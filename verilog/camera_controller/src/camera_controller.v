==> flow/design.v <==
`timescale 1 ns / 1 ps
module camera_controller ( init ,exp_increase ,exp_decrease ,
    clk ,rst ,NRE_1 ,NRE_2 ,ADC ,expose ,erase );
input wire init ;
input wire exp_increase ;
input wire exp_decrease ;
input wire clk ;
input wire rst ;
output reg NRE_1 ;
output reg NRE_2 ;
output reg ADC ;
output reg expose ;
output reg erase ;
reg [4:0] exp_time;
reg [4:0] cnt;
reg [1:0] state;
initial begin
    NRE_1 = 1;
    NRE_2 = 1;
    ADC = 0;
    expose = 0;
    erase = 1;
    exp_time = 5'd16;
    cnt = 5'd0;
    state = 2'd0;
end
always @(posedge clk) begin
    if (rst) begin
        NRE_1 = 1;
        NRE_2 = 1;
        ADC = 0;
        expose = 0;
        erase = 1;
        exp_time = 5'd16;
        cnt = 5'd0;
        state = 2'd0;
    end else begin
        case (state)
            2'd0: begin
                if (init) begin
                    erase = 0;
                    expose = 1;
                    cnt = exp_time - 1;
                    state = 2'd1;
                end else begin
                    if (exp_increase) begin
                        if (exp_time < 30) exp_time++;
                    end else if (exp_decrease) begin
                        if (exp_time > 2) exp_time--;
                    end
                end
            end
            2'd1: begin
                if (cnt > 0) begin
                    cnt--;
                end else begin
                    expose = 0;
                    cnt = 5'd8;
                    state = 2'd2;
                end
            end
            2'd2: begin
                if (cnt > 0) begin
                    case (cnt)
                        5'd8: NRE_1 = 0;
                        5'd7: ADC = 1;
                        5'd6: ADC = 0;
                        5'd5: NRE_1 = 1;
                        5'd4: NRE_2 = 0;
                        5'd3: ADC = 1;
                        5'd2: ADC = 0;
                        5'd1: NRE_2 = 1;
                    endcase
                    cnt--;
                end else begin
                    erase = 1;
                    state = 2'd0;
                end
            end
        endcase
    end
end
endmodule
## Tool chain data of camera_controller

What the tools print for camera_controller, step after step.
Lines are those of the file above, counted from 1.
Library cell names are shortened.
Not given: --

| inputs | value |
|---|---|
| top module | camera_controller |
| clock input | clk |
| cell library | sky130hd |
| library corner | tt_025C_1v80 |

## Word-level counts

Counts by Yosys on the flattened word-level netlist (proc, flatten, opt, wreduce; memories kept). Register bits leave out memories and registers merged into their read ports (data or address). Print and check cells are left out. Cells with the same type and inputs are merged into one.

| bit counts | value |
|---|---|
| register bits | 17 |
| bits of input ports | 5 |
| output and inout bits | 5 |
| word-level cells | 70 |

| operators by class | value |
|---|---|
| $add $sub $neg | 3 |
| order comparisons | 3 |
| equality and inequality tests | 15 |
| multiplexer cells | 21 |
| bitwise logic cells | 1 |
| reduce/logical cells | 19 |

Operator list:

| cell | number |
|---|---|
| 5-bit 2-to-1 mux | 7 |
| 5-bit by 3-bit equality test with 1-bit output with constant B | 4 |
| 3-bit AND reduction | 6 |
| 5-bit parallel mux with 3-bit select | 1 |
| 2-bit nonzero test | 7 |
| 5-bit by 1-bit subtractor with 5-bit output with constant B | 2 |
| 5-bit by 2-bit equality test with 1-bit output with constant B | 2 |
| 1-bit parallel mux with 2-bit select | 5 |
| 2-bit != test with constant B | 4 |
| 2-bit parallel mux with 3-bit select | 1 |
| 2-bit 2-to-1 mux | 3 |
| 5-bit by 1-bit adder with 5-bit output with constant B | 1 |
| 5-bit by 1-bit greater-than comparator with 1-bit output with constant B | 1 |
| 5-bit by 1-bit equality test with 1-bit output with constant B | 1 |
| 5-bit by 2-bit greater-than comparator with 1-bit output with constant B | 1 |
| 5-bit by 4-bit equality test with 1-bit output with constant B | 1 |
| 5-bit less-than comparator with constant B | 1 |
| 5-bit AND reduction | 1 |
| 2-bit OR reduction | 2 |
| 4-bit AND reduction | 1 |
| 1-bit 2-to-1 mux | 4 |
| 3-bit nonzero test | 1 |
| 2-bit by 1-bit equality test with 1-bit output with constant B | 1 |
| 2-bit by 1-bit != test with 1-bit output with constant B | 1 |
| 2-bit equality test with constant B | 1 |
| 2-bit zero test | 1 |
| 1-bit NOT | 1 |

## Logic depth

Longest topological path by Yosys (ltp), each cell counted once; first at word level (registers and memories cut), then after technology mapping (sequential cells cut; the memories' decode and read muxes count).

| depth | value |
|---|---|
| word-level depth | 4 |
| ABC_AREA | 0 |
| gate-level depth with buffers | 8 |
| gate-level depth less buffers | 7 |

## After synthesis

Yosys stat after the flow's synthesis: flattened, memories mapped to cells. It holds for the ABC_AREA given above (unset counts as 0); a run with the other value may have another netlist.
The area totals of this step are shown rounded.

Cells by type:

| cell type | number | area in all (um^2) |
|---|---|---|
| dfxtp_1 | 17 | 340.326 |
| ha_1 | 10 | 125.12 |
| a21oi_1 | 16 | 80.077 |
| xnor2_1 | 7 | 61.309 |
| o21ai_0 | 9 | 45.043 |
| nand2_1 | 11 | 41.29 |
| nor2_1 | 9 | 33.782 |
| inv_1 | 8 | 30.029 |
| nor3_1 | 5 | 25.024 |
| nor3b_1 | 3 | 22.522 |
| o221a_2 | 2 | 22.522 |
| a31oi_4 | 1 | 21.27 |
| nand2b_1 | 3 | 18.768 |
| a41oi_1 | 2 | 17.517 |
| a2111oi_2 | 1 | 15.014 |
| a211oi_1 | 2 | 15.014 |
| a2bb2oi_2 | 1 | 15.014 |
| buf_4 | 2 | 15.014 |

Not listed: further types 22, cells in them 29.

| mapped netlist | value |
|---|---|
| mapped cells | 138 |
| synthesis area | 1152 um^2 |
| sequential part of the area | 340.3 um^2 |
| flip-flops | 17 |
| buffers | 7 |

## Worst setup path after synthesis

OpenSTA on the mapped netlist: ideal clock, no wires. The path of least setup slack (recovery checks aside). Input and output delay are each 20% of the period. Register names are those of the netlist, which keeps one name where synthesis merged equal registers.

| timing path post-synthesis | value |
|---|---|
| path type | input to register |
| from | in exp_increase |
| to | reg exp_time[4] |
| clock period | 3.89 ns |
| input delay | 0.778 ns |
| setup time | 0.117 ns |
| launch time at the first pin | 0.778 ns |
| arrival time | 1.624 ns |
| required time | 3.773 ns |
| path slack | 2.149 ns |
| path delay | 0.963 ns |
| stages on the path | 6 |
| buffers on the path | 1 |
| synthesis period reached | 1.741 ns |

"path delay" is the arrival time less input delay plus setup time.
"stages on the path" counts driving pins, that of a launching flip-flop among them; a cell with two outputs on the path counts twice.
"synthesis period reached" is the clock period less the worst setup slack; recovery checks do not enter. This is arithmetic on one report: input and output delays are still those of the set period (20% each).
The rows between start and end are the longest chain of elaborated cells between them; the timing report does not say that the signal goes this way. Where chains are equally long, one stands for them.
A line is the first line of the expression or statement that the cell stems from. Yosys adds cells for indexed reads and writes and turns some case tables into memories.

| on the way, post-synthesis | value |
|---|---|
| cells stage by stage | buf_2 > nor4b_1 > a41oi_1 > nor3_1 > xnor2_1 > nand2b_1 |
| length of the longest elaborated chain | 2 |
| elaborated cells on any way between the ends | 5 |
| source lines of those cells | 1 |
| those cells by class | eq/ne (1); mux (1); reduce/logical (3) |

RTL lines, path post-synthesis:

| item | RTL line | text |
|---|---|---|
| start, declared | 5 | `input wire exp_increase ;` |
| 2-bit by 1-bit != test with 1-bit output | -- |  |
| 5-bit AND reduction | -- |  |
| end, assigned | 34 | `exp_time = 5'd16;` |
| end, declared | 14 | `reg [4:0] exp_time;` |

## Timing after layout

From the final timing report of job 2: the path of least setup slack in the routed layout; clock arrival at registers is part of the times.

| timing path post-layout | value |
|---|---|
| path type | register to register |
| from | reg cnt[1] |
| to | reg cnt[1] |
| clock period | 2.0 ns |
| setup time | 0.10 ns |
| launch time at the first pin | 0.29 ns |
| arrival time | 1.95 ns |
| required time | 2.20 ns |
| path slack | 0.25 ns |
| stages on the path | 7 |
| buffers on the path | 0 |

The rows between start and end are the longest chain of elaborated cells between them; the timing report does not say that the signal goes this way. Where chains are equally long, one stands for them.
At most two assigning lines are given for a register; there are more.

| on the way, post-layout | value |
|---|---|
| cells stage by stage | dfxtp_1 > inv_1 > ha_1 > and2b_2 > a31oi_4 > o21ai_0 > o221a_2 |
| length of the longest elaborated chain | 3 |
| elaborated cells on any way between the ends | 7 |
| those cells by class | add/sub (1); compare (1); eq/ne (1); mux (3); reduce/logical (1) |

RTL lines, path post-layout:

| item | RTL line | text |
|---|---|---|
| start, declared | 15 | `reg [4:0] cnt;` |
| start, assigned | 35 | `cnt = 5'd0;` |
| start, assigned | 43 | `cnt = exp_time - 1;` |
| 5-bit by 1-bit subtractor with 5-bit output | 73 | `endcase` |
| 5-bit 2-to-1 mux | 63 | `if (cnt > 0) begin` |
| 5-bit parallel mux with 3-bit select | 38 | `case (state)` |
| end, assigned | 35 |  |
| end, assigned | 43 |  |
| end, declared | 15 |  |

# Flow runs of camera_controller

Below are 2 stored runs of the flow (Yosys, OpenROAD; platform sky130hd) on camera_controller, each with its settings and what was measured, unordered. Constraints: input delay and output delay 20% of the set period each, output load 0.01 pF.
"achieved period" is the run's clock period less its worst setup slack. It is reckoned from that one timing run; input and output delays stay at 20% of the period that was set.
"time of the worst setup path" = time allowed to the worst setup path (clock period - input delay - output delay, where it has them) - its slack; a late launch clock adds to it, a late capture clock takes from it.
By "total power after layout" is meant OpenSTA's value without simulated activity: inputs other than the clock are taken to toggle once in ten clock periods, and the tool carries that through the logic.
The measured numbers are rounded.

#### Job 1

| setting | value |
|---|---|
| period_ns | `1.14` |
| CORE_UTILIZATION | `67` |
| SETUP_SLACK_MARGIN | `0.27` |
| PLACE_DENSITY_LB_ADDON | `0.29` |
| HOLD_SLACK_MARGIN | `0.06` |
| CORE_ASPECT_RATIO | `0.97` |
| CORE_MARGIN | `5` |
| CELL_PAD_IN_SITES_DETAIL_PLACEMENT | `1` |
| ABC_AREA | `1` |
| CAP_MARGIN | `5` |
| MAX_ROUTING_LAYER | `met4` |
| SLEW_MARGIN | `20` |

Unfinished; error DPL-0033 in placement.

#### Job 2

| setting | value |
|---|---|
| period_ns | `2.0` |
| CORE_UTILIZATION | `59` |
| CAP_MARGIN | `20` |
| CORE_MARGIN | `2` |
| SLEW_MARGIN | `20` |

| result | value |
|---|---|
| area of the standard cells in the finished layout | 1302 um^2 |
| chip area in the Yosys report | 1152 um^2 |
| area of the die | 2323 um^2 |
| achieved period | 1.751 ns |
| total power after layout | 1.797 mW |
| final utilization | 0.731 |
| time of the worst setup path | 1.75 ns |
| kind of the worst setup path | register to register |
| lowest hold slack | 0.492 ns |
| lowest setup slack | 0.249 ns |
| final setup TNS | 0.000 ns |
